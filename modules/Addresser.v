==> flow/design.v <==
module Addresser(input clock, input[14:0] ad0, ad1, ad2, ad3, input en0, en1, en2, en3, output[14:0] adOut, output en);
	reg[14:0] adRegOut;
	always @ (posedge clock) begin
		if (en0)
			adRegOut = ad0;
		else if (en1)
			adRegOut = ad1;
		else if (en2)
			adRegOut = ad2;
		else if (en3)
			adRegOut = ad3;
		else
			adRegOut = ad0;
	end
	assign adOut = adRegOut;
	assign en = en0 | en1 | en2 | en3;
endmodule
## Reports on Addresser

The steps from the RTL of Addresser to its reports follow in flow order.
Lines are those of the file above, counted from 1.
Library cell names are shortened.
The mark - stands for no value.

| set-up | value |
|---|---|
| design top | Addresser |
| clock port | clock |
| standard-cell library | sky130hd |
| timing corner | tt_025C_1v80 |

## Word level

Counts by Yosys on the flattened word-level netlist (proc, flatten, opt, wreduce; memories kept). Register bits leave out memories and registers merged into their read ports (data or address); mux counts leave out enables and synchronous resets folded into registers. Print and check cells are left out. Cells with the same type and inputs are merged into one.

| storage and ports | value |
|---|---|
| input bits | 65 |
| bits in registers | 15 |
| latch bits | 0 |
| elaborated cells | 8 |
| bits in writable memories | 0 |
| bits in read-only memories | 0 |
| output and inout port bits | 16 |
| clocked read ports x word width | 0 |
| memories | 0 |

| operators by class | value |
|---|---|
| reductions and logical operators | 0 |
| div/mod/pow operators | 0 |
| equal/unequal tests | 0 |
| bitwise logic cells | 3 |
| $lt $le $gt $ge | 0 |
| mux-type cells | 4 |
| shift operators | 0 |
| $mul | 0 |
| $add $sub $neg | 0 |

Operators by type and width:

| cell | count |
|---|---|
| 15-bit two-way mux | 4 |
| 1-bit OR | 3 |

## Longest topological paths

Longest topological path by Yosys (ltp), each cell counted once; first at word level (registers and memories cut), then after technology mapping (sequential cells cut; the memories' decode and read muxes count).

| depth | value |
|---|---|
| depth after elaboration | 4 |
| ABC_AREA | 0 |
| depth in mapped cells | 5 |
| gate-level depth less buffers | 3 |

## Synthesis result

Yosys stat after the flow's synthesis: flattened, memories mapped to cells. It holds for the ABC_AREA given above (unset counts as 0); a run with the other value may have another netlist.
Totals and module areas in this step are rounded.

Cells by type:

| type | count | area in all (µm²) |
|---|---|---|
| dfxtp_1 | 15 | 300.288 |
| mux2_2 | 11 | 123.869 |
| mux2i_1 | 11 | 110.106 |
| a22oi_1 | 10 | 75.072 |
| o21ai_0 | 10 | 50.048 |
| o221a_2 | 4 | 45.043 |
| o32a_1 | 4 | 40.038 |
| nand2b_1 | 2 | 12.512 |
| buf_6 | 1 | 11.261 |
| nand2_1 | 3 | 11.261 |
| clkbuf_2 | 2 | 10.01 |
| nor3_1 | 2 | 10.01 |
| o221ai_1 | 1 | 8.758 |
| buf_4 | 1 | 7.507 |
| nor2b_1 | 1 | 6.256 |
| or2_1 | 1 | 6.256 |
| buf_2 | 1 | 5.005 |
| buf_1 | 1 | 3.754 |

Not listed: further types 3, cells in them 3.

| mapped netlist | value |
|---|---|
| area of sequential cells | 300 µm² |
| flip-flops | 15 |
| chip area (Yosys) | 848 µm² |
| buffers | 7 |
| mapped cells | 84 |

## Worst setup path after synthesis

Source: OpenSTA report_checks on the synthesized netlist (no wires, ideal clock, input and output delay 20% of the period each), path of least setup slack; recovery checks are left aside. Register names are those of the netlist, which keeps one name where synthesis merged equal registers.

| timing after synthesis | value |
|---|---|
| path kind | input-to-reg |
| from | in en0 |
| to | reg adRegOut[1] |
| delay of the path | 0.934 ns |
| time at the first pin | 0.348 ns |
| buffers on the path | 2 |
| library setup time | 0.119 ns |
| path slack | 0.458 ns |
| driving pins on the path | 5 |
| data required time | 1.621 ns |
| clock period | 1.74 ns |
| arrival time | 1.163 ns |
| input delay | 0.348 ns |
| synthesis period reached | 1.282 ns |

"delay of the path" = arrival - input delay + setup time.
"driving pins on the path" counts driving pins, that of a launching flip-flop among them; a cell with two outputs on the path counts twice.
"synthesis period reached" = period - worst setup slack (recovery checks aside). The figure is calculated, with input and output delays left at 20% of the set period.
The rows between start and end are the longest chain of elaborated cells between them; the timing report does not say that the signal goes this way. Where chains are equally long, one stands for them.
A line is the first line of the expression or statement that the cell stems from. Yosys adds cells for indexed reads and writes and turns some case tables into memories.
At most two assigning lines are given for a register; there are more.

| between the ends, after synthesis | value |
|---|---|
| path through | buf_6 > or2_1 > clkbuf_2 > o32a_1 > o221a_2 |
| cells in the longest elaborated chain | 1 |
| elaborated cells between the ends (all ways) | 1 |
| RTL lines with such cells | 1 |
| classes of those cells | mux (1) |

RTL lines, path after synthesis:

| element | line | source |
|---|---|---|
| from (decl) | 1 | `module Addresser(input clock, input[14:0] ad0, ad1, ad2, ad3, input en0, en1, en2, en3, output[14:0] adOut, ou ...` |
| 15-bit two-way mux | 4 | `if (en0)` |
| to (assign) | 5 | `adRegOut = ad0;` |
| to (assign) | 7 | `adRegOut = ad1;` |
| to (decl) | 2 | `reg[14:0] adRegOut;` |

## Path in the finished layout

Path of least setup slack in the final report of flow run B (OpenROAD, finished layout, wires in). Where an end is a register, its clock arrival counts in the times.

| timing post-layout | value |
|---|---|
| path kind | reg-to-output |
| from | reg adRegOut[7] |
| to | out adOut[7] |
| output delay | 0.15 ns |
| path slack | -0.18 ns |
| arrival time | 0.78 ns |
| driving pins on the path | 2 |
| time at the first pin | 0.30 ns |
| clock period | 0.756 ns |
| data required time | 0.60 ns |
| buffers on the path | 1 |

At most two assigning lines are given for a register; there are more.

| between the ends, post-layout | value |
|---|---|
| path through | dfxtp_1 > buf_2 |
| cells in the longest elaborated chain | 0 |
| elaborated cells between the ends (all ways) | 0 |
| RTL lines with such cells | 0 |

RTL lines, path post-layout:

| element | line | source |
|---|---|---|
| from (decl) | 2 | `reg[14:0] adRegOut;` |
| from (assign) | 5 | `adRegOut = ad0;` |
| from (assign) | 7 | `adRegOut = ad1;` |
| to (decl) | 1 | `module Addresser(input clock, input[14:0] ad0, ad1, ad2, ad3, input en0, en1, en2, en3, output[14:0] adOut, ou ...` |

Appendix: measured runs

Design Addresser on sky130hd. What follows are 2 stored runs of the flow, each under its own settings; their order means nothing. The constraints put input and output delay at 20% of the set period each and load the outputs with 0.01 pF.
"clock period reached" = clock period - worst setup slack. The figure is calculated, with input and output delays left at 20% of the set period.
By "time of the worst setup path" is meant the share of the clock period that the worst setup path is allowed (20% is reserved at inputs, 20% at outputs), minus its slack. Clock arrival times at its registers enter into it.
"power consumption": no workload was simulated; the value follows from the tool's default switching activity.
Values from the reports are rounded here.

#### Flow run A

| setting | value |
|---|---|
| period_ns | `1.47` |
| CORE_UTILIZATION | `52` |
| SETUP_SLACK_MARGIN | `-0.06` |
| PLACE_DENSITY_LB_ADDON | `0.22` |
| CORE_ASPECT_RATIO | `0.68` |
| CELL_PAD_IN_SITES_GLOBAL_PLACEMENT | `1` |
| GPL_TIMING_DRIVEN | `1` |
| GPL_ROUTABILITY_DRIVEN | `1` |
| SLEW_MARGIN | `0` |
| CAP_MARGIN | `20` |
| CORE_MARGIN | `2` |

Unfinished; error FLW-0024 in placement.

#### Flow run B

| setting | value |
|---|---|
| period_ns | `0.756` |
| CAP_MARGIN | `20` |
| CORE_MARGIN | `2` |
| CORE_UTILIZATION | `40` |
| SLEW_MARGIN | `20` |

| result | value |
|---|---|
| standard-cell area after layout | 1920 µm² |
| area inside the die boundary | 2500 µm² |
| time of the worst setup path | 0.78 ns |
| worst setup path type | reg-to-output |
| setup slack of the worst path | -0.178 ns |
| power consumption | 0.00248 W |
| worst hold slack after layout | 0.228 ns |
| final setup TNS | -2.98 ns |
| clock period reached | 0.934 ns |
| synthesized cell area | 848 µm² |
| utilization after routing | 96.7% |
