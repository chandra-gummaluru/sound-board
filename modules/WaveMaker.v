==> flow/design.v <==
module WaveMaker(input enable, reset, clock, input[14:0] depth, output[14:0] address, output playing);
	parameter IDLE = 1'b0, PLAY = 1'b1;
	reg currentState, nextState;
	initial currentState = IDLE;
	reg [14:0] nextAddress;
	initial nextAddress = 15'b0;
	always @ (posedge clock) begin
			case (currentState)
				IDLE: begin
					nextAddress <= 15'b0;
					if (enable)
						nextState <= PLAY;
					else
						nextState <= IDLE;
				end
				PLAY: begin
					if (address >= depth || reset) begin
						nextAddress <= 15'b0;
						nextState <= IDLE;
					end
					else begin
						nextAddress <= nextAddress + 15'b000000000000001;
						nextState <= PLAY;
					end
				end
			endcase
	end
		assign playing = (currentState == PLAY);
		assign address = nextAddress;
	always @(nextState) begin
			currentState <= nextState;
	end
endmodule
# Tool chain data of WaveMaker
# What the tools print for WaveMaker, step after step.
# Lines are those of the file above, counted from 1.
# Operators: Yosys type, input widths -> output width; for muxes data width and select width s.
# Not given: n/a
[setup] top="WaveMaker" clock_port="clock" lib="sky130hd" corner="tt_025C_1v80"

# Elaborated design
# Yosys after proc, flatten, opt, wreduce and memory -nomap, before mapping. Enables and synchronous resets that opt folds into registers are not counted as muxes. Memory bits, and registers merged into a memory's read port (data or address), are not among the register bits. Print and check cells are not counted. Equal cells are merged and count once.
[classes] n_addsub=1 n_cmp=1 muxes=5 logic=1 reduce_and_logical=1
[ops] cell="$pmux 15 s2" n=1
[ops] cell="$add 15x1->15 const B" n=1
[ops] cell="$ge 15x15->1" n=1
[ops] cell="$mux 15" n=1
[ops] cell="$pmux 1 s2" n=1
[ops] cell="$mux 1" n=2
[ops] cell="$logic_or 1x1->1" n=1
[ops] cell="$not 1->1" n=1
[word_totals] register_bits=16 input_bits=18 output_inout_bits=16 wordCells=11

# Longest topological paths
# Yosys ltp: most cells in a row. Word level: on the elaborated netlist, between registers, memories and ports. Mapped: between sequential cells and ports; inverters and the memories' decode and read muxes count.
[logic_depth] word_depth=4 abc_area=0 ltp_mapped=7 ltp_nobuf=6

# Synthesis result
# Yosys stat after the flow's synthesis: flattened, memories mapped to cells. It holds for the ABC_AREA given above (unset counts as 0); a run with the other value may have another netlist.
# The area totals of this step are shown rounded.
[mapped] cells=125 area_um2=1160 seqArea_um2=320 ff_cells=16 buf_cells=2
[types] cell_type="sky130_fd_sc_hd__dfxtp_1" n=16 type_area_um2=320.307
[types] cell_type="sky130_fd_sc_hd__ha_1" n=16 type_area_um2=200.192
[types] cell_type="sky130_fd_sc_hd__xnor2_1" n=11 type_area_um2=96.342
[types] cell_type="sky130_fd_sc_hd__nor3_2" n=9 type_area_um2=90.086
[types] cell_type="sky130_fd_sc_hd__inv_1" n=21 type_area_um2=78.826
[types] cell_type="sky130_fd_sc_hd__nor3_1" n=8 type_area_um2=40.038
[types] cell_type="sky130_fd_sc_hd__nand3_1" n=5 type_area_um2=25.024
[types] cell_type="sky130_fd_sc_hd__nand4_1" n=4 type_area_um2=25.024
[types] cell_type="sky130_fd_sc_hd__nand4_2" n=2 type_area_um2=25.024
[types] cell_type="sky130_fd_sc_hd__a31oi_4" n=1 type_area_um2=21.27
[types] cell_type="sky130_fd_sc_hd__buf_12" n=1 type_area_um2=20.019
[types] cell_type="sky130_fd_sc_hd__o22ai_4" n=1 type_area_um2=20.019
[types] cell_type="sky130_fd_sc_hd__nor2_1" n=5 type_area_um2=18.768
[types] cell_type="sky130_fd_sc_hd__nor4_1" n=3 type_area_um2=18.768
[types] cell_type="sky130_fd_sc_hd__a211o_1" n=2 type_area_um2=17.517
[types] cell_type="sky130_fd_sc_hd__a21oi_1" n=3 type_area_um2=15.014
[types] cell_type="sky130_fd_sc_hd__nand2_1" n=4 type_area_um2=15.014
[types] cell_type="sky130_fd_sc_hd__a211oi_2" n=1 type_area_um2=12.512
# Not listed: further types 11, cells in them 12.

# Timing after synthesis
# Path of least setup slack by OpenSTA after synthesis, without wires, with an ideal clock, recovery checks aside; 20% of the period is set as input and as output delay. Where synthesis merged equal registers, the netlist keeps one of their names.
[synth_path] kind="reg2reg" start="reg nextAddress[6]" end="reg nextState" period_ps=1810 setup_time_ps=122 t_first_pin_ps=0 t_arrival_ps=1610 required_ps=1688 slack_ps=78 delay_ps=1732 path_stages=7 path_buffers=1 synth_period_reached_ps=1732
# "delay_ps" = arrival - input delay + setup time.
# "path_stages": output pins that drive a net of the path, with the launching flip-flop's if there is one; two outputs of one cell count as two.
# "synth_period_reached_ps" is the clock period less the worst setup slack; recovery checks do not enter. This is arithmetic on one report: input and output delays are still those of the set period (20% each).
# The rows between start and end are the longest chain of elaborated cells between them; the timing report does not say that the signal goes this way. Where chains are equally long, one stands for them.
# A line is the first line of the expression or statement that the cell stems from. Yosys adds cells for indexed reads and writes and turns some case tables into memories.
# A register here has more assigning lines than the two given.
[synth_via] cell_sequence="sky130_fd_sc_hd__dfxtp_1 -> sky130_fd_sc_hd__ha_1 -> sky130_fd_sc_hd__nand4_1 -> sky130_fd_sc_hd__a211o_1 -> sky130_fd_sc_hd__a31oi_4 -> sky130_fd_sc_hd__buf_12 -> sky130_fd_sc_hd__o22ai_4" elab_chain_cells=4 cone_cells=4 cone_lines=2 cone_classes="compare (1); mux (2); reduce/logical (1)"
[synth_lines] item="start, declared" line_no=5 source="reg [14:0] nextAddress;"
[synth_lines] item="start, assigned" line_no=10 source="nextAddress <= 15'b0;"
[synth_lines] item="start, assigned" line_no=22 source="nextAddress <= nextAddress + 15'b000000000000001;"
[synth_lines] item="$ge 15x15->1" line_no=17 source="if (address >= depth || reset) begin"
[synth_lines] item="$logic_or 1x1->1" line_no=17
[synth_lines] item="$mux 1" line_no=17
[synth_lines] item="$pmux 1 s2" line_no=8 source="case (currentState)"
[synth_lines] item="end, assigned" line_no=12 source="nextState <= PLAY;"
[synth_lines] item="end, assigned" line_no=14 source="nextState <= IDLE;"
[synth_lines] item="end, declared" line_no=3 source="reg currentState, nextState;"

# Timing after layout
# Path of least setup slack in the final report of job 1 (OpenROAD, finished layout, wires in). Where an end is a register, its clock arrival counts in the times.
# The path's times are printed in steps of 10 ps; the period is the one set.
[layout_path] kind="reg2reg" start="reg nextAddress[12]" end="reg nextAddress[14]" period_ps=2190 setup_time_ps=80 t_first_pin_ps=250 t_arrival_ps=1940 required_ps=2360 slack_ps=420 path_stages=7 path_buffers=1
# The rows between start and end are the longest chain of elaborated cells between them; the timing report does not say that the signal goes this way. Where chains are equally long, one stands for them.
# A register here has more assigning lines than the two given.
[layout_via] cell_sequence="sky130_fd_sc_hd__dfxtp_4 -> sky130_fd_sc_hd__ha_4 -> sky130_fd_sc_hd__a211oi_2 -> sky130_fd_sc_hd__o211ai_1 -> sky130_fd_sc_hd__a211o_2 -> sky130_fd_sc_hd__buf_12 -> sky130_fd_sc_hd__a211oi_2" elab_chain_cells=4 cone_cells=5 cone_lines=3 cone_classes="add/sub (1); compare (1); mux (2); reduce/logical (1)"
[layout_lines] item="start, declared" line_no=5 source="reg [14:0] nextAddress;"
[layout_lines] item="start, assigned" line_no=10 source="nextAddress <= 15'b0;"
[layout_lines] item="start, assigned" line_no=22 source="nextAddress <= nextAddress + 15'b000000000000001;"
[layout_lines] item="$ge 15x15->1" line_no=17 source="if (address >= depth || reset) begin"
[layout_lines] item="$logic_or 1x1->1" line_no=17
[layout_lines] item="$mux 15" line_no=17
[layout_lines] item="$pmux 15 s2" line_no=8 source="case (currentState)"
[layout_lines] item="end, assigned" line_no=10
[layout_lines] item="end, assigned" line_no=22
[layout_lines] item="end, declared" line_no=5

# Flow measurements of WaveMaker on sky130hd: 2 stored runs with different settings, listed in no order. Input and output delays are each 20% of the period that was set; the output load is 0.01 pF.
# "timing.achieved_period_ps": clock period set for the run, less the worst setup slack. It is reckoned from that one timing run; input and output delays stay at 20% of the period that was set.
# "worst_path_time_ps" = time allowed to the worst setup path (clock period - input delay - output delay, where it has them) - its slack; a late launch clock adds to it, a late capture clock takes from it.
# By "totalPower_mw" is meant OpenSTA's value without simulated activity: inputs other than the clock are taken to toggle once in ten clock periods, and the tool carries that through the logic.
# "worst_path_time_ps" is given in steps of 10 ps.
# Results are given in rounded form.
run="job 1" settings period_ns=2.19 CORE_UTILIZATION=24 SETUP_SLACK_MARGIN=0.6 CELL_PAD_IN_SITES_GLOBAL_PLACEMENT=0 CELL_PAD_IN_SITES_DETAIL_PLACEMENT=1 GPL_TIMING_DRIVEN=1 CTS_CLUSTER_SIZE=31 CTS_CLUSTER_DIAMETER=373 CAP_MARGIN=25 MIN_ROUTING_LAYER="met2" CORE_MARGIN=2 SLEW_MARGIN=20
run="job 1" results holdWs_ps=462 final_die_area_um2=5420 totalPower_mw=0.694 worst_path_time_ps=1770 path_kind="reg2reg" timing.achieved_period_ps=1770 setup_worst_slack_ps=420 final_cell_area_um2=1960 yosys.chip_area_um2=1160
run="job 2" settings period_ns=2.41 CAP_MARGIN=20 CORE_MARGIN=2 CORE_UTILIZATION=40 SLEW_MARGIN=20
run="job 2" results setup_worst_slack_ps=353 worst_path_time_ps=1580 path_kind="in2reg" timing.achieved_period_ps=2057 holdWs_ps=550 totalPower_mw=0.558 final_die_area_um2=3360 yosys.chip_area_um2=1160 final_cell_area_um2=1590
